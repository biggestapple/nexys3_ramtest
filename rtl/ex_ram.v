==> flow/design.v <==
module ram_ctrl(
	input		clk,			 
	input		sys_rst_n,
	output	reg	MemOE,
	output	reg	MemWR,
	output	reg	RamAdv,
	output	reg	RamCS,			 
	output	reg	RamClk,
	output	reg	RamCRE,
	output	reg	RamLB,
	output	reg	RamUB,
	input		RamWait,		 
	output	reg	[22:0]	MemAdr,
	inout		[15:0]	MemDB,
	input	mem_we,
	input	[31:0]		mem_addr,
	output	reg	[15:0]	mem_rdata,
	input	[15:0]		mem_wdata,
	output	reg	rdy,
	input	[22:0]		op_code,
	input	reload
);
localparam	IDLE			=9'b0000_00001;
localparam	CONFIG_REG_S0	=9'b0000_00010;
localparam	CONFIG_REG_S1	=9'b0000_00100;
localparam	CONFIG_REG_S2	=9'b0000_01000;
localparam	CONFIG_REG_S3	=9'b0001_00000;
localparam	P0 				=9'b0010_00000;
localparam	P1				=9'b1100_00000;
localparam	MEM_RD			=9'b0100_00000;
localparam	MEM_WR			=9'b1000_00000;
localparam	DY_WAIT=2'b01;
localparam	DY_START_CNT=2'b10;
reg	[8:0]	state;
reg	[1:0]	dy_state;
reg	[15:0]	dy_cnt;				 
reg	[15:0]	dy_tar;				 
reg			dy_finish;			 
reg			dy_start;
reg			inoutGate;
always @(posedge clk or negedge sys_rst_n)
	if(!sys_rst_n)begin
		mem_rdata <='d0;
		MemOE <=1'b1;
		MemWR <=1'b1;
		RamAdv <=1'b1;
		RamCS <=1'b1;
		RamClk <=1'b0;			 
		RamCRE <=1'b0;			 
		RamLB <=1'b1;
		RamUB <=1'b1;
		dy_tar <='d0;
		dy_start <=1'b0;
		rdy <=1'b0;
		inoutGate <=1'b0;		 
		state <=IDLE;
	end
	else begin
		RamCRE <=1'b0;
		dy_start <=1'b0;
		rdy <=1'b0;
		case(state)
			IDLE:begin
					state <=CONFIG_REG_S0;
					rdy <=1'b0;
				end
			CONFIG_REG_S0:begin
				MemAdr <=op_code;
				RamCRE <=1'b1;
				RamAdv <=1'b0;
				RamCS <=1'b0;
				MemWR <=1'b1;
				state <=CONFIG_REG_S1;
			end
			CONFIG_REG_S1:begin
				RamAdv <=1'b1;
				dy_tar <='d16;
				dy_start <=1'b1;
				if(dy_finish)
					state <=CONFIG_REG_S2;
				else
					state <=state;
			end
			CONFIG_REG_S2:begin
				MemWR <=1'b0;
				dy_tar <='d8;
				dy_start <=1'b1;
				if(dy_finish) begin
						MemWR <=1'b1;
						state <=CONFIG_REG_S3;
					end
				else
					state <=state;
			end
			CONFIG_REG_S3:begin
				RamCS <=1'b1;
				state <=P0;			 
			end
			P0:begin
					RamLB <=1'b0;
					RamUB <=1'b0;
					RamCS <=1'b0;
					RamAdv <=1'b0;	 
					MemWR <=1'b1;
					MemOE <=1'b1;
					state <=P1;
					inoutGate <=1'b0;
				end
			P1:
				if(reload ==1'b1)
					state <=IDLE;
				else if(mem_we)
					state <=MEM_WR;
				else
					state <=MEM_RD;
			MEM_RD:begin
				MemAdr <=mem_addr[22:0];
				MemOE <=1'b0;
				dy_tar <='d5;
				dy_start <=1'b1;
				inoutGate <=1'b0;
				if(dy_finish)begin
					mem_rdata <=MemDB;
					rdy <=1'b1;
					state <=P0;
				end
				else
					state <=state;
			end
			MEM_WR:begin
				MemAdr <=mem_addr[22:0];
				MemWR <=1'b0;
				dy_tar <='d5;
				dy_start <=1'b1;
				inoutGate <=1'b1;
				if(dy_finish)begin
					state <=P0;
					rdy <=1'b1;	 
				end
				else
					state <=state;
			end
			default: 
				state <=IDLE;
		endcase
	end
always @(posedge clk or negedge sys_rst_n)
	if(!sys_rst_n) begin
			dy_state <=DY_WAIT;
			dy_finish <=1'b0;
			dy_cnt <='d0;
		end
	else begin
		dy_finish <=1'b0;
		case(dy_state)
			DY_WAIT:begin
					dy_cnt <='d0;
					if(dy_start)
						dy_state <=DY_START_CNT;
					else
						dy_state <=dy_state;
				end
			DY_START_CNT:
				if(dy_cnt !=dy_tar)
					dy_cnt <=dy_cnt +1'b1;
				else begin
					dy_finish <=1'b1;
					dy_state <=DY_WAIT;
				end
			default:;
		endcase
	end
assign MemDB =(inoutGate ==1'b0)? 16'bz :mem_wdata;
endmodule
From RTL to reports: ram_ctrl
The steps from the RTL of ram_ctrl to its reports follow in flow order.
Line numbers count from 1 in the design file above.
{"block": "setup", "design": "ram_ctrl", "clk_port": "clk", "library": "sky130hd", "pvt_corner": "tt_025C_1v80"}

After elaboration
Counts by Yosys on the flattened word-level netlist (proc, flatten, opt, wreduce; memories kept). Register bits leave out memories and registers merged into their read ports (data or address). Print and check cells are left out.
{"block": "bits", "regBits": 92, "input_bits": 76, "out_inout_bits": 64, "wordCells": 77}
{"block": "op_classes", "add_sub_neg": 1, "eq_ne": 18, "mux": 25, "n_reduce_logical": 17}
{"block": "ops", "cell": "parallel mux 9 bit (select 8 bit)", "n": 1}
{"block": "ops", "cell": "parallel mux 16 bit (select 3 bit)", "n": 1}
{"block": "ops", "cell": "parallel mux 23 bit (select 2 bit)", "n": 1}
{"block": "ops", "cell": "2-to-1 mux 9 bit", "n": 5}
{"block": "ops", "cell": "parallel mux 16 bit (select 2 bit)", "n": 1}
{"block": "ops", "cell": "2-to-1 mux 16 bit", "n": 2}
{"block": "ops", "cell": "== test 9 bit with constant B", "n": 2}
{"block": "ops", "cell": "adder 16 x 1 -> 16 bit with constant B", "n": 1}
{"block": "ops", "cell": "!= test 16 bit", "n": 1}
{"block": "ops", "cell": "nonzero test 2 bit", "n": 6}
{"block": "ops", "cell": "!= test 2 bit with constant B", "n": 5}
{"block": "ops", "cell": "== test 9 x 1 -> 1 bit with constant B", "n": 1}
{"block": "ops", "cell": "== test 9 x 2 -> 1 bit with constant B", "n": 1}
{"block": "ops", "cell": "== test 9 x 3 -> 1 bit with constant B", "n": 1}
{"block": "ops", "cell": "== test 9 x 4 -> 1 bit with constant B", "n": 1}
{"block": "ops", "cell": "== test 9 x 6 -> 1 bit with constant B", "n": 1}
{"block": "ops", "cell": "== test 9 x 7 -> 1 bit with constant B", "n": 1}
{"block": "ops", "cell": "== test 9 x 8 -> 1 bit with constant B", "n": 1}
{"block": "ops", "cell": "parallel mux 1 bit (select 2 bit)", "n": 4}
{"block": "ops", "cell": "AND reduction 2 bit", "n": 3}
{"block": "ops", "cell": "OR reduction 2 bit", "n": 3}
{"block": "ops", "cell": "AND reduction 3 bit", "n": 2}
{"block": "ops", "cell": "nonzero test 3 bit", "n": 2}
{"block": "ops", "cell": "2-to-1 mux 1 bit", "n": 6}
{"block": "ops", "cell": "OR reduction 4 bit", "n": 1}
{"block": "ops", "cell": "parallel mux 2 bit (select 2 bit)", "n": 1}
{"block": "ops", "cell": "2-to-1 mux 2 bit", "n": 2}
{"block": "ops", "cell": "parallel mux 1 bit (select 3 bit)", "n": 1}
Not listed: further kinds 3, cells in them 3.

Longest topological paths
Depth = most cells in a row (Yosys ltp): at word level without a register or memory, in the mapped netlist without a sequential cell, where the memories' decode and read muxes count.
{"block": "logic_depth", "word_depth": 4, "abc_area": 0, "mapped_depth": 6, "mapped_depth_nobuf": 6}

Mapped cells and area
Yosys stat after the flow's synthesis: flattened, memories mapped to cells. It holds for the ABC_AREA given above (unset counts as 0); a run with the other value may have another netlist.
{"block": "mapped", "cell_count": 319, "yosys_area_mm2": 0.0034183, "seqArea_mm2": 0.0020757, "ff_cells": 78, "buf_cells": 31}
{"block": "by_type", "cell_type": "sky130_fd_sc_hd__dfrtp_1", "n": 48, "area_total_um2": 1.2E+03}
{"block": "by_type", "cell_type": "sky130_fd_sc_hd__edfxtp_1", "n": 23, "area_total_um2": 690.662}
{"block": "by_type", "cell_type": "sky130_fd_sc_hd__nand2_1", "n": 87, "area_total_um2": 326.563}
{"block": "by_type", "cell_type": "sky130_fd_sc_hd__dfstp_2", "n": 7, "area_total_um2": 183.926}
{"block": "by_type", "cell_type": "sky130_fd_sc_hd__mux2_2", "n": 16, "area_total_um2": 180.173}
{"block": "by_type", "cell_type": "sky130_fd_sc_hd__buf_4", "n": 18, "area_total_um2": 135.13}
{"block": "by_type", "cell_type": "sky130_fd_sc_hd__o21ai_0", "n": 19, "area_total_um2": 95.091}
{"block": "by_type", "cell_type": "sky130_fd_sc_hd__nand4_1", "n": 8, "area_total_um2": 50.048}
{"block": "by_type", "cell_type": "sky130_fd_sc_hd__nor2_1", "n": 13, "area_total_um2": 48.797}
{"block": "by_type", "cell_type": "sky130_fd_sc_hd__clkbuf_1", "n": 10, "area_total_um2": 37.536}
{"block": "by_type", "cell_type": "sky130_fd_sc_hd__xor2_1", "n": 4, "area_total_um2": 35.034}
{"block": "by_type", "cell_type": "sky130_fd_sc_hd__inv_1", "n": 9, "area_total_um2": 33.782}
{"block": "by_type", "cell_type": "sky130_fd_sc_hd__a31oi_1", "n": 5, "area_total_um2": 31.28}
{"block": "by_type", "cell_type": "sky130_fd_sc_hd__a21oi_1", "n": 6, "area_total_um2": 30.029}
{"block": "by_type", "cell_type": "sky130_fd_sc_hd__mux2i_1", "n": 3, "area_total_um2": 30.029}
{"block": "by_type", "cell_type": "sky130_fd_sc_hd__nand3_1", "n": 6, "area_total_um2": 30.029}
{"block": "by_type", "cell_type": "sky130_fd_sc_hd__o21a_1", "n": 3, "area_total_um2": 22.522}
{"block": "by_type", "cell_type": "sky130_fd_sc_hd__nor4_4", "n": 1, "area_total_um2": 21.27}
Other cell types: 25; their cells: 33.

Path before layout
OpenSTA on the mapped netlist: ideal clock, no wires. The path of least setup slack (recovery checks aside). Input and output delay are each 20% of the period. Register names are those of the netlist, which keeps one name where synthesis merged equal registers.
{"block": "synth_timing", "path_type": "flip-flop to flip-flop", "startpoint": "register dy_cnt[12]", "endpoint": "register dy_cnt[0]", "clock_period_ns": 2.46, "setup_time_ns": 0.137, "t_first_pin_ns": 0.000, "arrival_time_ns": 1.561, "required_ns": 2.323, "slack_ns": 0.762, "path_delay_ns": 1.698, "path_stages": 5, "n_path_buf": 0, "period_less_setup_slack_ns": 1.698}
"path_delay_ns" is the arrival time less input delay plus setup time.
"path_stages" counts driving pins, that of a launching flip-flop among them; a cell with two outputs on the path counts twice.
"period_less_setup_slack_ns" = period - worst setup slack (recovery checks aside). The figure is calculated, with input and output delays left at 20% of the set period.
Between the ends stands the longest chain of elaborated cells between them, by number of cells; it is not shown to be the way that was timed. Of several equally long chains one is given.
A line is the first line of the expression or statement that the cell stems from. Yosys adds cells for indexed reads and writes and turns some case tables into memories.
At most two assigning lines are given for a register; there are more.
{"block": "synth_between", "path_cell_list": "sky130_fd_sc_hd__dfrtp_1 > sky130_fd_sc_hd__or4_4 > sky130_fd_sc_hd__nor4_4 > sky130_fd_sc_hd__xor2_1 > sky130_fd_sc_hd__o22ai_1", "elab_chain_cells": 3, "cone_cells": 5, "cone_lines": 2, "cone_classes": "eq/ne (2); mux (2); reduce/logical (1)"}
{"block": "synth_lines", "element": "from (decl)", "line_no": 36, "text": "reg [15:0] dy_cnt;"}
{"block": "synth_lines", "element": "from (assign)", "line_no": 151, "text": "dy_cnt <='d0;"}
{"block": "synth_lines", "element": "from (assign)", "line_no": 165, "text": "dy_cnt <=dy_cnt +1'b1;"}
{"block": "synth_lines", "element": "!= test 16 bit", "line_no": 164, "text": "if(dy_cnt !=dy_tar)"}
{"block": "synth_lines", "element": "2-to-1 mux 16 bit", "line_no": 164}
{"block": "synth_lines", "element": "parallel mux 16 bit (select 2 bit)", "line_no": 155, "text": "case(dy_state)"}
{"block": "synth_lines", "element": "to (assign)", "line_no": 157, "text": "dy_cnt <='d0;"}
{"block": "synth_lines", "element": "to (assign)", "line_no": 165}
{"block": "synth_lines", "element": "to (decl)", "line_no": 36}

## Implementation results

ram_ctrl through Yosys and OpenROAD on sky130hd: 2 stored runs, unordered, with their settings. The constraints put input and output delay at 20% of the set period each and load the outputs with 0.01 pF.

Flow run A
==> flow/run.sh <==
#!/bin/bash
# the make line also repeats the synthesis and layout settings of config.mk as NAME=value (left out here)
make -C /OpenROAD-flow-scripts/flow DESIGN_CONFIG=/design/flow/config.mk WORK_HOME=/design/flow/orfs CLKGATE_MAP_FILE= finish
==> flow/config.mk <==
export PLATFORM = sky130hd
export DESIGN_NAME = ram_ctrl
export DESIGN_NICKNAME = ram_ctrl
export VERILOG_FILES = /design/flow/design.v
export SDC_FILE = /design/flow/constraint.sdc
export NUM_CORES = 4
export LEC_CHECK = 0
export CAP_MARGIN = 20
export CORE_MARGIN = 2
export CORE_UTILIZATION = 60
export SLEW_MARGIN = 20
==> flow/constraint.sdc <==
create_clock -name core_clock -period 1.98 [get_ports {clk}]
set_input_delay 0.3960 -clock core_clock [delete_from_list [all_inputs] [get_ports {clk}]]
set_output_delay 0.3960 -clock core_clock [all_outputs]
set_load 0.01 [all_outputs]

==> results of flow run A, as JSON <==
{
  "outcome": "unfinished; error RSZ-0074 in routing"
}

Flow run B
==> flow/run.sh <==
#!/bin/bash
# the make line also repeats the synthesis and layout settings of config.mk as NAME=value (left out here)
make -C /OpenROAD-flow-scripts/flow DESIGN_CONFIG=/design/flow/config.mk WORK_HOME=/design/flow/orfs CLKGATE_MAP_FILE= finish
==> flow/config.mk <==
export PLATFORM = sky130hd
export DESIGN_NAME = ram_ctrl
export DESIGN_NICKNAME = ram_ctrl
export VERILOG_FILES = /design/flow/design.v
export SDC_FILE = /design/flow/constraint.sdc
export NUM_CORES = 4
export LEC_CHECK = 0
export ABC_AREA = 1
export CAP_MARGIN = 20
export CORE_MARGIN = 2
export CORE_UTILIZATION = 53
export CTS_CLUSTER_DIAMETER = 64
export MIN_ROUTING_LAYER = met1
export SETUP_SLACK_MARGIN = -0.29
export SLEW_MARGIN = 35
export TNS_END_PERCENT = 15
==> flow/constraint.sdc <==
create_clock -name core_clock -period 3.28 [get_ports {clk}]
set_input_delay 0.6560 -clock core_clock [delete_from_list [all_inputs] [get_ports {clk}]]
set_output_delay 0.6560 -clock core_clock [all_outputs]
set_load 0.01 [all_outputs]

==> results of flow run B, as JSON <==
{
  "outcome": "unfinished; error RSZ-0074 in routing"
}
