==> flow/design.v <==
module		sevSeg_drive#(
	parameter			HEX_BYTE_LENGTH		=16,
	parameter			TIM_THOLD  			=16'hfb11,
	parameter			SYSTEM_CLK 			=50_000000
)(
	input				sys_clk,
	input				sys_rst,
	input				[HEX_BYTE_LENGTH-1:0]	i_data,
	input				shadow_zero,
	output		reg		[3:0]					an,
	output		reg		ca,
	output		reg		cb,
	output		reg		cc,
	output		reg		cd,
	output		reg		ce,
	output		reg		cf,
	output		reg		cg,
	output		reg		dp
);
reg				[HEX_BYTE_LENGTH-1:0]		data;
reg				[3:0]						data_mask;
reg				[3:0]						state;
reg				[15:0]						time_cnt; 
always @(posedge sys_clk)
	if(sys_rst)
		data <={(HEX_BYTE_LENGTH)*{1'b0}};
	else 
		data <=i_data;
integer		index;
always @(posedge sys_clk) begin	
	case(data_mask)
		4'h0:{ca,cb,cc,cd,ce,cf,cg,dp} <=8'b0000_0011;
		4'h1:{ca,cb,cc,cd,ce,cf,cg,dp} <=8'b1001_1111;
		4'h2:{ca,cb,cc,cd,ce,cf,cg,dp} <=8'b0010_0101;
		4'h3:{ca,cb,cc,cd,ce,cf,cg,dp} <=8'b0000_1101;
		4'h4:{ca,cb,cc,cd,ce,cf,cg,dp} <=8'b1001_1001;
		4'h5:{ca,cb,cc,cd,ce,cf,cg,dp} <=8'b0100_1001;
		4'h6:{ca,cb,cc,cd,ce,cf,cg,dp} <=8'b0100_0001;
		4'h7:{ca,cb,cc,cd,ce,cf,cg,dp} <=8'b0001_1111;
		4'h8:{ca,cb,cc,cd,ce,cf,cg,dp} <=8'b0000_0001;
		4'h9:{ca,cb,cc,cd,ce,cf,cg,dp} <=8'b0000_1001;
		4'ha:{ca,cb,cc,cd,ce,cf,cg,dp} <=8'b0001_0001;
		4'hb:{ca,cb,cc,cd,ce,cf,cg,dp} <=8'b1100_0001;
		4'hc:{ca,cb,cc,cd,ce,cf,cg,dp} <=8'b0110_0011;
		4'hd:{ca,cb,cc,cd,ce,cf,cg,dp} <=8'b1000_0101;
		4'he:{ca,cb,cc,cd,ce,cf,cg,dp} <=8'b0010_0001;
		4'hf:{ca,cb,cc,cd,ce,cf,cg,dp} <=8'b0111_0001;
	endcase
end
localparam						IDLE =4'b0000;
localparam						S0 	 =4'b0001;
localparam						S1 	 =4'b0010;
localparam						S2 	 =4'b0011;
localparam						S3 	 =4'b0100;
localparam						S4 	 =4'b0101;
localparam						S5 	 =4'b0110;
localparam						S6 	 =4'b0111;
localparam						S7 	 =4'b1000;
always @(posedge sys_clk)
	if(sys_rst) begin
			state <=4'b0000;
			time_cnt <=16'h0000;
		end
	else begin
		case(state)
			IDLE:state <=S0;
			S0:begin
					data_mask <=data[3:0];
					if(shadow_zero ==1'b1) begin
						if(data[3:0] !=4'b0000)
							an[0] <=1'b0;
						else if(data[15:4] !=0)
							an[0] <=1'b0;
						else
							an[0] <=1'b1;
					end
					else
						an[0] <=1'b0;
					state <=S1;
				end
			S1:
				if(time_cnt ==TIM_THOLD) begin
						state <=S2;
						time_cnt <=16'h0000;
						an[0] <=1'b1;
					end
				else
					time_cnt <=time_cnt +1'b1;
			S2:begin
					data_mask <=data[7:4];
					if(shadow_zero ==1'b1) begin
						if(data[7:4] !=4'b0000)
							an[1] <=1'b0;
						else if(data[15:8] !=0)
							an[1] <=1'b0;
						else
							an[1] <=1'b1;
					end
					else
						an[1] <=1'b0;
					state <=S3;
				end
			S3:
				if(time_cnt ==TIM_THOLD) begin
					state <=S4;
					time_cnt <=16'h0000;
					an[1] <=1'b1;
					end
				else
					time_cnt <=time_cnt +1'b1;
			S4:begin
					data_mask <=data[11:8];
					if(shadow_zero ==1'b1) begin
						if(data[11:8] !=4'b0000)
							an[2] <=1'b0;
						else if(data[15:12] !=0)
							an[2] <=1'b0;
						else
							an[2] <=1'b1;
					end
					else
						an[2] <=1'b0;
					state <=S5;
				end
			S5:
				if(time_cnt ==TIM_THOLD) begin
						state <=S6;
						time_cnt <=16'h0000;
						an[2] <=1'b1;
					end
				else
					time_cnt <=time_cnt +1'b1;
			S6:begin
					data_mask <=data[15:12];
					an[3] <=(shadow_zero ==1'b1) ?(data[15:12] ==4'b0000):1'b0;
					state <=S7;
				end
			S7:
				if(time_cnt ==TIM_THOLD) begin
						state <=S0;
						time_cnt <=16'h0000;
						an[3] <=1'b1;
					end
				else
					time_cnt <=time_cnt +1'b1;
			default:
				state <=state;
		endcase
	end
endmodule
* Reports on sevSeg_drive *
Tool output for the design above, in the order of the flow.
Lines are those of the file above, counted from 1.
Cell names lack the library's common part.
A cell with - has no value.

design
  top module = sevSeg_drive
  clock port = sys_clk
  library = sky130hd
  corner = tt_025C_1v80

* Word level *
Counts by Yosys on the flattened word-level netlist (proc, flatten, opt, wreduce; memories kept). Register bits leave out memories and registers merged into their read ports (data or address). Print and check cells are left out.
Yosys's memory passes give these memory sizes; they may raise the number of words (mostly to a power of two), join words into wider ones and drop unused or constant bits.

cells by class
  add/sub/neg operators = 1
  equal/unequal tests = 13
  multiplexer cells = 23
  bitwise gates (word level) = 1
  reduce/logical cells = 22

operators by type and width
  kind                                          number
  case mux 4 bit (select 9 bit)                 1
  two-way mux 16 bit                            2
  nonzero test 4 bit                            6
  adder 16 x 1 -> 16 bit with constant B        1
  equality test 16 bit with constant B          1
  equality test 4 x 3 -> 1 bit with constant B  4
  case mux 4 bit (select 4 bit)                 1
  two-way mux 4 bit                             4
  nonzero test 12 bit                           1
  AND reduction 3 bit                           4
  two-way mux 1 bit                             11
  nonzero test 9 bit                            1
  inequality test 2 bit with constant B         4
  nonzero test 2 bit                            4
  equality test 4 x 2 -> 1 bit with constant B  2
  logical NOT 4 bit                             2
  nonzero test 8 bit                            1
  case mux 1 bit (select 2 bit)                 4
  AND reduction 5 bit                           1
  equality test 4 x 1 -> 1 bit with constant B  1
  equality test 4 bit with constant B           1
  OR reduction 4 bit                            1
  AND reduction 2 bit                           1
  NOT 1 bit                                     1

word-level totals
  register bits after elaboration = 45
  ROM bits = 112
  word width x clocked read ports = 7
  memories = 1
  input bits = 19
  output and inout bits = 12
  elaborated cells = 70

memory list
  memory           depth  width  rd ports  write ports  line  RTL
  (no name shown)  16     7      1         0            31    case(data_mask)

* Logic depth *
Yosys ltp: most cells in a row. Word level: on the elaborated netlist, between registers, memories and ports. Mapped: between sequential cells and ports; inverters and the memories' decode and read muxes count.

depth
  word-level depth = 5
  ABC_AREA = 0
  depth in mapped cells = 7
  depth with buffers taken out = 6

* After synthesis *
Source: synth_stat.txt of the flow (Yosys; design flattened, memories mapped). It holds for the ABC_AREA given above (unset counts as 0); a run with the other value may have another netlist.
Totals and module areas in this step are rounded.

cell types
  type      number  area in all (µm²)
  dfxtp_1   48      960.922
  edfxtp_1  8       240.23
  nor2b_1   18      112.608
  ha_1      8       100.096
  nor2_1    26      97.594
  mux2i_1   9       90.086
  a21oi_1   16      80.077
  xor2_1    9       78.826
  o21ai_0   10      50.048
  a22o_1    5       43.792
  nand4_1   5       31.28
  o31ai_1   4       30.029
  or4_1     4       30.029
  clkbuf_1  7       26.275
  nand3_1   5       25.024
  nor4_1    4       25.024
  buf_6     2       22.522
  inv_1     6       22.522

Other cell types: 28; their cells: 40.

synthesis totals
  mapped cells = 234
  chip area (Yosys) = 2,400 µm²
  sequential area = 1,200 µm²
  mapped flip-flops = 56
  buffers = 11

* Worst setup path after synthesis *
Path of least setup slack by OpenSTA after synthesis, without wires, with an ideal clock, recovery checks aside; 20% of the period is set as input and as output delay. Where synthesis merged equal registers, the netlist keeps one of their names.

path after synthesis
  kind = register to register
  start point = register time_cnt[0]
  end point = register an[0]
  clock period = 3.1 ns
  library setup time = 0.299 ns
  time at the first pin = 0.000 ns
  arrival = 1.589 ns
  data required time = 2.801 ns
  setup slack = 1.212 ns
  delay of the path = 1.888 ns
  stages = 6
  path buffers = 0
  synthesis period reached = 1.888 ns

"delay of the path" is the arrival time less input delay plus setup time.
"stages" counts driving pins, that of a launching flip-flop among them; a cell with two outputs on the path counts twice.
"synthesis period reached" is the clock period less the worst setup slack; recovery checks do not enter. This is arithmetic on one report: input and output delays are still those of the set period (20% each).
The rows between start and end are the longest chain of elaborated cells between them; the timing report does not say that the signal goes this way. Where chains are equally long, one stands for them.
Each line given opens the expression or statement behind the cell; cells for indexed reads and writes are added by Yosys, which also makes memories of some case tables.
At most two assigning lines are given for a register; there are more.
Only ways into the end's enable, where the timed path ends, are counted here.

between the ends, after synthesis
  cells stage by stage = dfxtp_1 -> ha_1 -> or4b_4 -> nor4_4 -> mux2i_1 -> nor2_1
  length of the longest elaborated chain = 3
  elaborated cells between the ends (all ways) = 3
  classes of those cells = eq/ne (2); reduce/logical (1)

ends and longest elaborated chain, after synthesis
  item                   line  RTL
  start: declaration     23    reg [15:0] time_cnt;
  start: assignment      88    time_cnt <=time_cnt +1'b1;
  start: assignment      110   time_cnt <=time_cnt +1'b1;
  equality test 16 bit   82    if(time_cnt ==TIM_THOLD) begin
  inequality test 2 bit  -
  AND reduction 3 bit    -
  end: assignment        78    an[0] <=1'b0;
  end: assignment        85    an[0] <=1'b1;
  end: declaration       10    output reg [3:0] an,

* Path in the finished layout *
From the final timing report of record 1: the path of least setup slack in the routed layout; clock arrival at registers is part of the times.

path post-layout
  kind = register to register
  start point = register time_cnt[1]
  end point = register an[1]
  clock period = 1.38 ns
  library setup time = 0.28 ns
  time at the first pin = 0.31 ns
  arrival = 1.81 ns
  data required time = 1.41 ns
  setup slack = -0.40 ns
  stages = 8
  path buffers = 1

The rows between start and end are the longest chain of elaborated cells between them; the timing report does not say that the signal goes this way. Where chains are equally long, one stands for them.
At most two assigning lines are given for a register; there are more.
Only ways into the end's enable, where the timed path ends, are counted here.

between the ends, post-layout
  cells stage by stage = dfxtp_2 -> inv_2 -> ha_4 -> or4b_4 -> nor4_4 -> buf_6 -> mux2i_1 -> nor2_1
  length of the longest elaborated chain = 3
  elaborated cells between the ends (all ways) = 3
  classes of those cells = eq/ne (2); reduce/logical (1)

ends and longest elaborated chain, post-layout
  item                   line  RTL
  start: declaration     23    reg [15:0] time_cnt;
  start: assignment      88    time_cnt <=time_cnt +1'b1;
  start: assignment      110   time_cnt <=time_cnt +1'b1;
  equality test 16 bit   104   if(time_cnt ==TIM_THOLD) begin
  inequality test 2 bit  -
  AND reduction 3 bit    -
  end: assignment        100   an[1] <=1'b0;
  end: assignment        107   an[1] <=1'b1;
  end: declaration       10    output reg [3:0] an,

Hand-over note for sevSeg_drive

Flow measurements of sevSeg_drive on sky130hd: 2 stored runs with different settings, listed in no order. Input and output delays are each 20% of the period that was set; the output load is 0.01 pF.
By "achieved period" is meant the clock period of the run minus its worst setup slack. This is arithmetic on one report: input and output delays are still those of the set period (20% each).
"worst path time": the worst setup path's part of the clock period (all of it between registers, 20% less for each end at a port) less its slack. A launch clock that arrives late makes it longer, a capture clock that arrives late makes it shorter.
The measured numbers are rounded.
Settings: . = not set for that run.

name                                       record 1              record 2
period_ns                                  1.38                  1.16
CAP_MARGIN                                 20                    20
CORE_MARGIN                                2                     2
CORE_UTILIZATION                           40                    28
SLEW_MARGIN                                20                    10
SETUP_SLACK_MARGIN                         .                     0.22
PLACE_DENSITY_LB_ADDON                     .                     0.12
CORE_ASPECT_RATIO                          .                     0.55
ABC_AREA                                   .                     0
MIN_ROUTING_LAYER                          .                     met2
Yosys chip area after synthesis (µm²)      2,400                 2,400
area of the die (µm²)                      6,600                 9,400
standard-cell area after routing (µm²)     3,300                 3,600
post-route utilization (%)                 56                    45
worst setup slack after layout (ns)        -0.40                 -0.67
total negative slack (ns)                  -10                   -18
worst hold slack in the final report (ns)  0.48                  0.41
achieved period (ns)                       1.781                 1.831
worst path time (ns)                       1.78                  1.83
worst setup path kind                      register to register  register to register

End of note.
